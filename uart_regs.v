==> flow/design.v <==
`timescale 1s/100ms
module uart_core #(
    parameter OVERSAMPLE = 4
)(
    input wire clk,
    input wire rst_n,
    input wire rx,
    output reg tx,
    input wire [9:0] div_int,
    input wire [3:0] div_frac,
    input wire [7:0] tx_byte,
    output [7:0] rx_byte,
    input wire tx_valid,
    output wire rx_valid,
    output wire tx_done,
    input wire rxfifo_ren_ext,
    output wire rx_irq
);
wire rst_n_sync;
reset_sync #(
    .N_CYCLES (2)
) inst_reset_sync (
    .clk(clk),
    .rst_n_in(rst_n),
    .rst_n_out(rst_n_sync)
);
wire rx_sync;
sync_1bit inst_sync_rx(
    .clk(clk),
    .rst_n(rst_n_sync),
    .i(rx),
    .o(rx_sync)
);
localparam W_OVER = $clog2(OVERSAMPLE);
reg [W_OVER-1:0] tx_over_ctr;
reg [3:0] tx_state;
reg [7:0] tx_shifter;
localparam TX_IDLE = 0;
localparam TX_START = 1;
localparam TX_STOP = 10;
wire clk_en;
clkdiv_frac #(
    .W_DIV_FRAC(4),
    .W_DIV_INT(10)
) inst_clk_div (
    .clk(clk),
    .rst_n(rst_n_sync),
    .en(1'b1),
    .div_frac(div_frac),
    .div_int(div_int),
    .clk_en(clk_en)
);
wire tx_fifo_wen = tx_valid;
wire [7:0] tx_fifo_wdata = tx_byte;
wire tx_fifo_ren = ((!tx_fifo_empty) && clk_en && (tx_state == TX_IDLE || tx_state == TX_STOP)
                    && (!tx_over_ctr));
wire [7:0] tx_fifo_rdata;
wire [2:0] tx_fifo_lvl;
wire tx_fifo_full;
wire tx_fifo_empty;
sync_fifo #(
    .WIDTH (8),
    .DEPTH (5)
) inst_tx_fifo (
    .clk(clk),
    .rst_n(rst_n_sync),
    .w_en(tx_fifo_wen),
    .w_data(tx_fifo_wdata),
    .r_en(tx_fifo_ren),
    .r_data(tx_fifo_rdata),
    .full(tx_fifo_full),
    .empty(tx_fifo_empty),
    .level(tx_fifo_lvl)
);
wire tx_busy = (tx_state != TX_IDLE);
assign tx_done = (tx_state == TX_STOP - 1);
always @(posedge clk or negedge rst_n_sync) begin
    if(!rst_n_sync) begin
        tx <= 1'b1;
        tx_over_ctr <= {W_OVER{1'b0}};
        tx_state <= TX_IDLE;
        tx_shifter <= 8'h0;
    end else begin
        if(clk_en)
            tx_over_ctr <= tx_over_ctr + 1'b1;
        if(clk_en && !tx_over_ctr) begin
            tx_state <= tx_state + 1'b1;
            case(tx_state)
            TX_IDLE: begin
                if(!tx_fifo_empty) begin
                    tx_shifter <= tx_fifo_rdata;
                    tx <= 1'b0;
                end
                else begin
                    tx_over_ctr <= 8'b0;
                    tx_state <= TX_IDLE;
                end
            end
            TX_START: begin
                tx_shifter <= tx_shifter >> 1;
                tx <= tx_shifter[0];
            end
            TX_STOP: begin
                if(!tx_fifo_empty) begin
                    tx_shifter <= tx_fifo_rdata;
                    tx <= 1'b0;
                    tx_state <= TX_START;
                end else begin
                    tx_state <= TX_IDLE;
                    tx_over_ctr <= {W_OVER{1'b0}};
                end
            end
            default: begin
                tx_shifter <= tx_shifter >> 1;
                if(tx_state == TX_STOP - 1) begin
                    tx <= 1;
                end else begin
                    tx <= tx_shifter[0];
                end
            end
            endcase
        end
    end
end
reg [W_OVER-1:0] rx_over_ctr;
reg [3:0] rx_state;
reg [7:0] rx_shifter;
reg rxfifo_wen;
wire din = rx_sync;
assign rx_valid = (rx_state == (RX_STOP));
wire rx_fifo_full;
wire [2:0] rx_fifo_lvl;
wire rx_fifo_empty;
localparam RX_IDLE = 0;
localparam RX_START = 1;
localparam RX_STOP = 10;
sync_fifo #(
    .WIDTH (8),
    .DEPTH (5)
) inst_rx_fifo (
    .clk(clk),
    .rst_n(rst_n_sync),
    .w_en(rxfifo_wen),
    .w_data(rx_shifter),
    .r_en(rxfifo_ren_ext && !rx_fifo_empty),
    .r_data(rx_byte),
    .full(rx_fifo_full),
    .empty(rx_fifo_empty),
    .level(rx_fifo_lvl)
);
assign rx_irq = !rx_fifo_empty;
always @(posedge clk or negedge rst_n_sync) begin
    if(!rst_n_sync) begin
        rx_over_ctr <= {W_OVER{1'b0}};
        rx_state <= RX_IDLE;
        rx_shifter <= 8'h0;
        rxfifo_wen <= 1'b0;
    end else begin
        rxfifo_wen <= 1'b0;
        if(clk_en)
            rx_over_ctr <= rx_over_ctr + 1'b1;
        if(clk_en && !rx_over_ctr) begin
            rx_state <= rx_state + 1'b1;
            case(rx_state)
                RX_IDLE: begin
                    if(din) begin
                        rx_state <= RX_IDLE;
                        rx_over_ctr <= {W_OVER{1'b0}};
                    end
                end
                RX_START: begin
                    rx_over_ctr <= OVERSAMPLE / 2;
                end
                RX_STOP: begin
                    rxfifo_wen <= din;
                    rx_state <= RX_IDLE;
                    rx_over_ctr <= 0;
                end
                default: begin
                    rx_shifter <= (rx_shifter >> 1) | (din << 7);
                end
            endcase
        end
    end
end
endmodule
module reset_sync #(
    parameter N_CYCLES = 2  
) (
    input  wire clk,
    input  wire rst_n_in,
    output wire rst_n_out
);
(* keep = 1'b1 *) reg [N_CYCLES-1:0] delay;
always @ (posedge clk or negedge rst_n_in)
    if (!rst_n_in)
        delay <= {N_CYCLES{1'b0}};
    else
        delay <= {delay[N_CYCLES-2:0], 1'b1};
assign rst_n_out = delay[N_CYCLES-1];
endmodule
module sync_1bit #(
    parameter N_STAGES = 2  
) (
    input wire clk,
    input wire rst_n,
    input wire i,
    output wire o
);
(* keep = 1'b1 *) reg [N_STAGES-1:0] sync_flops;
always @ (posedge clk or negedge rst_n)
    if (!rst_n)
        sync_flops <= {N_STAGES{1'b1}};
    else
        sync_flops <= {sync_flops[N_STAGES-2:0], i};
assign o = sync_flops[N_STAGES-1];
endmodule
module clkdiv_frac #(
    parameter W_DIV_INT = 16,
    parameter W_DIV_FRAC = 8
) (
    input wire                  clk,
    input wire                  rst_n,
    input wire                  en,
    input wire [W_DIV_INT-1:0]  div_int,
    input wire [W_DIV_FRAC-1:0] div_frac,
    output reg                  clk_en
);
reg [W_DIV_INT-1:0]  ctr_int;
reg [W_DIV_FRAC-1:0] ctr_frac;
reg                  frac_carry;
always @ (posedge clk or negedge rst_n) begin
    if (!rst_n) begin
        clk_en <= 1'b0;
        ctr_int <= {W_DIV_INT{1'b0}} | 1'b1;
        ctr_frac <= {W_DIV_FRAC{1'b0}};
        frac_carry <= 1'b0;
    end else if (!en) begin
        clk_en <= 1'b0;
        ctr_int <= {W_DIV_INT{1'b0}} | 1'b1;
        ctr_frac <= {W_DIV_FRAC{1'b0}};
        frac_carry <= 1'b0;
    end else begin
        if (ctr_int == 1) begin
            {frac_carry, ctr_frac} <= ctr_frac + div_frac;
            ctr_int <= div_int + frac_carry;
            clk_en <= 1'b1;
        end else begin
            clk_en <= 1'b0;
            ctr_int <= ctr_int - 1'b1;
        end
    end
end
endmodule
module sync_fifo #(
    parameter DEPTH   = 2,
    parameter WIDTH   = 32,
    parameter W_LEVEL = $clog2(DEPTH + 1)
) (
    input wire clk,
    input wire rst_n,
    input  wire [WIDTH-1:0] w_data,
    input  wire             w_en,
    output wire [WIDTH-1:0] r_data,
    input  wire             r_en,
    output wire               full,
    output wire               empty,
    output reg  [W_LEVEL-1:0] level
);
    reg [WIDTH-1:0] mem[0:DEPTH];
    reg [DEPTH:0] valid;
    wire push = w_en && !full;
    wire pop = r_en && !empty;
    always @(posedge clk or negedge rst_n) begin
        if (!rst_n) begin
            valid <= {DEPTH + 1{1'b0}};
        end else if (w_en || r_en) begin
            valid <= (valid << push | {{DEPTH - 1{1'b0}}, push}) >> pop;
        end
    end
  always @(posedge clk) begin : shift_data
    integer i;
    for (i = 0; i < DEPTH; i = i + 1) begin : data_stage
      if (r_en || (w_en && !valid[i] && (i == DEPTH - 1 || !valid[i+1]))) begin
        mem[i] <= valid[i+1] ? mem[i+1] : w_data;
      end
    end
  end
  always @(*) mem[DEPTH] = w_data;
  assign r_data = mem[0];
  assign full   = valid[DEPTH-1];
  assign empty  = !valid[0];
  always @(posedge clk or negedge rst_n) begin
    if (!rst_n) begin
      level <= {W_LEVEL{1'b0}};
    end else begin
      level <= level + push - pop;
    end
  end
  always @(posedge clk) if (w_en && full) $display($time, ": WARNING %m: push on full");
  always @(posedge clk) if (r_en && empty) $display($time, ": WARNING %m: pop on empty");
endmodule
module uart_regs #(
    parameter W_REG = 32
)(
    input wire clk,
    input wire rst_n,
    input wire rx,
    output wire tx,
    input wire [9:0] div_int,
    input wire [3:0] div_frac,
    output wire [W_REG-1:0] Reg1,
    output wire [W_REG-1:0] Reg2,
    output wire [W_REG-1:0] Reg3,
    output wire [W_REG-1:0] Reg4,
    output wire [W_REG-1:0] Reg5,
    output wire [W_REG-1:0] Reg6,
    output wire [W_REG-1:0] Reg7,
    output wire [W_REG-1:0] Reg8
);
localparam REG_ADDR = $clog2(8);
reg [W_REG-1:0] mem [0:7];
reg [REG_ADDR-1:0] addr;
reg [3:0] state;
wire rst_n_sync;
localparam IDLE = 0;
localparam READ_REG = 1;
localparam WRITE_REG = 2;
localparam TX_BYTE = 3;
localparam RX_BYTE = 4;
localparam WRITE_COMPLETE = 5;
localparam READ_COMPLETE  = 6;
localparam RESOLVE = 7;
wire rx_irq;
reg rx_ren;
wire rx_valid;
wire tx_done;
reg [7:0] tx_byte;
wire [7:0] rx_byte;
reg tx_valid;
wire read_reg = !(rx_byte[7:5] == 3'b101);
reg [2:0] cnt_byte;
reg [31:0] temp_wdata;
uart_core #(
    .OVERSAMPLE(4)
) inst_uart (
    .clk(clk),
    .rst_n(rst_n),
    .tx(tx),
    .rx(rx),
    .div_int(div_int),
    .div_frac(div_frac),
    .tx_byte(tx_byte),
    .rx_byte(rx_byte),
    .tx_valid(tx_valid),
    .rx_valid(rx_valid),
    .tx_done(tx_done),
    .rxfifo_ren_ext(rx_ren),
    .rx_irq(rx_irq)
);
reset_sync #(
    .N_CYCLES (2)
) inst_reset_sync (
    .clk(clk),
    .rst_n_in(rst_n),
    .rst_n_out(rst_n_sync)
);
always @(posedge clk or negedge rst_n_sync) begin
    if(!rst_n_sync) begin
        state <= IDLE;
        rx_ren <= 1'b0;
        tx_valid <= 1'b0;
        tx_byte <= 0;
        addr <= 0;
        cnt_byte <= 3'b0;
        temp_wdata <= 0;
    end else begin
        case(state)
            IDLE: begin
                tx_valid <= 1'b0;
                if(rx_irq) begin
                    rx_ren <= 1'b1;
                    addr <= rx_byte[2:0];
                    if(read_reg) begin
                        state <= READ_REG;
                    end
                    else begin
                        state <= WRITE_REG;
                        temp_wdata <= 32'b0;
                    end
                end
                else begin
                    state <= IDLE;
                end
            end
            READ_REG: begin
                rx_ren <= 1'b0;
                cnt_byte <= cnt_byte + 1'b1;
                tx_valid <= 1'b1;
                case(cnt_byte)
                    0: tx_byte <= mem[cnt_byte][7:0];
                    1: tx_byte <= mem[cnt_byte][15:8];
                    2: tx_byte <= mem[cnt_byte][23:16];
                    3: tx_byte <= mem[cnt_byte][31:24];
                    default:
                        tx_byte <= tx_byte;
                endcase
                if(cnt_byte == 3'd3) begin
                    state <= IDLE;
                    cnt_byte <= 3'd0;
                end
                else begin
                    state <= READ_REG;
                end
            end
            WRITE_REG: begin
                if(cnt_byte != 3'd5) begin
                    if(rx_irq) begin
                        rx_ren <= 1'b1;
                        cnt_byte <= cnt_byte + 1;
                        if(cnt_byte != 3'd0)
                            temp_wdata <= temp_wdata | (rx_byte << ((cnt_byte - 1) << 3));
                    end else begin
                        rx_ren <= 1'b1;
                    end
                    state <= WRITE_REG;
                end else begin
                    rx_ren <= 1'b0;
                    temp_wdata <= 0;
                    cnt_byte <= 0;
                    state <= IDLE;
                    mem[addr] <= temp_wdata;
                end
            end
            default: begin
            end
        endcase
    end
end
initial begin
    integer i;
    for(i = 0; i < 8; i =i+1) begin
        mem[i] = 32'h12345678;
    end
end
endmodule
## Tool chain data of uart_regs

Tool output for the design above, in the order of the flow.
Line numbers count from 1 in the design file above.
Cell names lack the library's common part.
Not given: n/a

| set-up | value |
|---|---|
| design top | uart_regs |
| clock input | clk |
| cell library | sky130hd |
| library corner | tt_025C_1v80 |

## Elaborated design

Yosys after proc, flatten, opt, wreduce and memory -nomap, before mapping. Print and check cells are not counted.

| operators by class | value |
|---|---|
| $add $sub $neg | 10 |
| multiply operators | 0 |
| divide/modulo/power cells | 0 |
| order comparisons | 0 |
| equality and inequality tests | 21 |
| shift operators | 5 |
| multiplexer cells | 54 |
| bitwise logic cells | 6 |
| reduce/logical cells | 79 |

Operators with widths:

| operator | number |
|---|---|
| two-way mux 32 bit | 5 |
| two-way mux 8 bit | 10 |
| parallel mux 32 bit (select 2 bit) | 1 |
| bitwise OR 32 bit | 1 |
| left shift 8 x 32 -> 32 bit | 1 |
| parallel mux 8 bit (select 4 bit) | 1 |
| logical AND 1 bit | 30 |
| two-way mux 2 bit | 10 |
| AND reduction 4 bit | 4 |
| parallel mux 4 bit (select 2 bit) | 2 |
| logical OR 1 bit | 13 |
| two-way mux 1 bit | 13 |
| AND reduction 2 bit | 6 |
| equality test 3 x 2 -> 1 bit with constant B | 4 |
| equality test 4 x 1 -> 1 bit with constant B | 3 |
| equality test 4 bit with constant B | 3 |
| logical NOT 4 bit | 3 |
| bitwise OR 6 x 1 -> 6 bit | 2 |
| left shift 6 x 1 -> 6 bit | 2 |
| right shift 6 x 1 -> 6 bit | 2 |
| parallel mux 4 bit (select 3 bit) | 1 |
| logical NOT 1 bit | 10 |
| adder 10 x 1 -> 10 bit | 1 |
| subtractor 10 x 1 -> 10 bit with constant B | 1 |
| equality test 10 x 1 -> 1 bit with constant B | 1 |
| two-way mux 10 bit | 1 |
| two-way mux 3 bit | 3 |
| adder 4 x 1 -> 4 bit with constant B | 2 |

Other operator kinds: 26; their cells: 39.

| storage and ports | value |
|---|---|
| register bits after elaboration | 276 |
| bits in latches | 0 |
| memory bits (writable) | 0 |
| bits in read-only memories | 0 |
| clocked read ports x word width | 0 |
| memory cells | 0 |
| bits of input ports | 17 |
| output and inout bits | 257 |
| elaborated cells | 213 |

## Depth

Longest topological path by Yosys (ltp), each cell counted once; first at word level (registers and memories cut), then after technology mapping (sequential cells cut; the memories' decode and read muxes count).

| logic depth | value |
|---|---|
| depth in word-level cells | 7 |
| ABC_AREA | 0 |
| depth in mapped cells | 8 |
| gate-level depth less buffers | 7 |

## Mapped cells and area

Yosys stat after the flow's synthesis: flattened, memories mapped to cells. It holds for the ABC_AREA given above (unset counts as 0); a run with the other value may have another netlist.

Cell types:

| cell | number | total area (µm²) |
|---|---|---|
| edfxtp_1 | 112 | 3.36E+03 |
| dfrtp_1 | 108 | 2.7E+03 |
| buf_4 | 259 | 1.94E+03 |
| mux2_2 | 85 | 957.168 |
| o21ai_0 | 70 | 350.336 |
| nand2_1 | 90 | 337.824 |
| ha_1 | 25 | 312.8 |
| mux2i_1 | 19 | 190.182 |
| dfstp_2 | 5 | 131.376 |
| inv_1 | 28 | 105.101 |
| nor2_1 | 24 | 90.086 |
| xor2_1 | 10 | 87.584 |
| a222oi_1 | 8 | 80.077 |
| xnor2_1 | 9 | 78.826 |
| a21oi_1 | 15 | 75.072 |
| nand3_1 | 15 | 75.072 |
| nor3_1 | 14 | 70.067 |
| clkbuf_1 | 15 | 56.304 |

Not listed: further types 38, cells in them 106.

| mapped netlist | value |
|---|---|
| standard cells after synthesis | 1017 |
| chip area (Yosys) | 11780.0 µm² |
| sequential part of the area | 6197.2 µm² |
| flip-flops | 225 |
| buffers | 288 |

By module: a second synthesis without flattening, with its own total; a netlist apart from the flattened one above.

| second synthesis, totals | value |
|---|---|
| cells (unflattened synthesis) | 1046 |
| area (unflattened synthesis) | 12533.3 µm² |

Each row is one instance without its submodules.

Modules:

| module | times used | cells | area (µm²) | sequential area (µm²) |
|---|---|---|---|---|
| uart_regs | 1 | 517 | 5407.7 | 2238.4 |
| sync_fifo | 2 | 125 | 2087.0 | 1426.4 |
| uart_core (OVERSAMPLE=4) | 1 | 148 | 1639.1 | 752.0 |
| clkdiv_frac | 1 | 120 | 1129.8 | 401.6 |
| reset_sync (N_CYCLES=2) | 2 | 4 | 61.3 | 50.0 |
| sync_1bit | 1 | 3 | 60.1 | 52.6 |

Top module uart_regs; platform sky130hd; tools Yosys and OpenROAD; 2 stored runs in no particular order. Input and output delays are each 20% of the period that was set; the output load is 0.01 pF.
"achieved clock period" is the run's clock period less its worst setup slack. It is reckoned from that one timing run; input and output delays stay at 20% of the period that was set.
"time used up by the worst setup path" is the time allowed to the run's worst setup path (the clock period less input and output delay, where it has them) less its slack. Clock arrival times count: a late capture clock shortens it, a late launch clock lengthens it.
"power consumption": no workload was simulated; the value follows from the tool's default switching activity.
Among the settings, - means not set for that run.

| stored run | period_ns | CAP_MARGIN | CORE_MARGIN | CORE_UTILIZATION | SLEW_MARGIN | SETUP_SLACK_MARGIN | PLACE_DENSITY_LB_ADDON | CTS_CLUSTER_SIZE | CTS_CLUSTER_DIAMETER | standard-cell area of the final layout (µm²) | time used up by the worst setup path (ns) | critical path kind | die outline area (µm²) | total negative slack on setup checks (ns) | setup slack of the critical path (ns) | netlist area reported by Yosys (µm²) | power consumption (W) | achieved clock period (ns) | utilization in the final report |
|---|---|---|---|---|---|---|---|---|---|---|---|---|---|---|---|---|---|---|---|
| entry A | 5.76 | 20 | 2 | 40 | 20 | - | - | - | - | 12091.6 | 1.56 | register -> output | 30800.2 | 0.000 | 3.052 | 11780.0 | 0.003351 | 2.708 | 0.419 |
| entry B | 3.06 | 40 | 2 | 60 | 20 | 0.46 | 0.01 | 63 | 132 | 11489.8 | 2.37 | register -> register | 20744.6 | 0.000 | 0.693 | 11780.0 | 0.004892 | 2.367 | 0.594 |
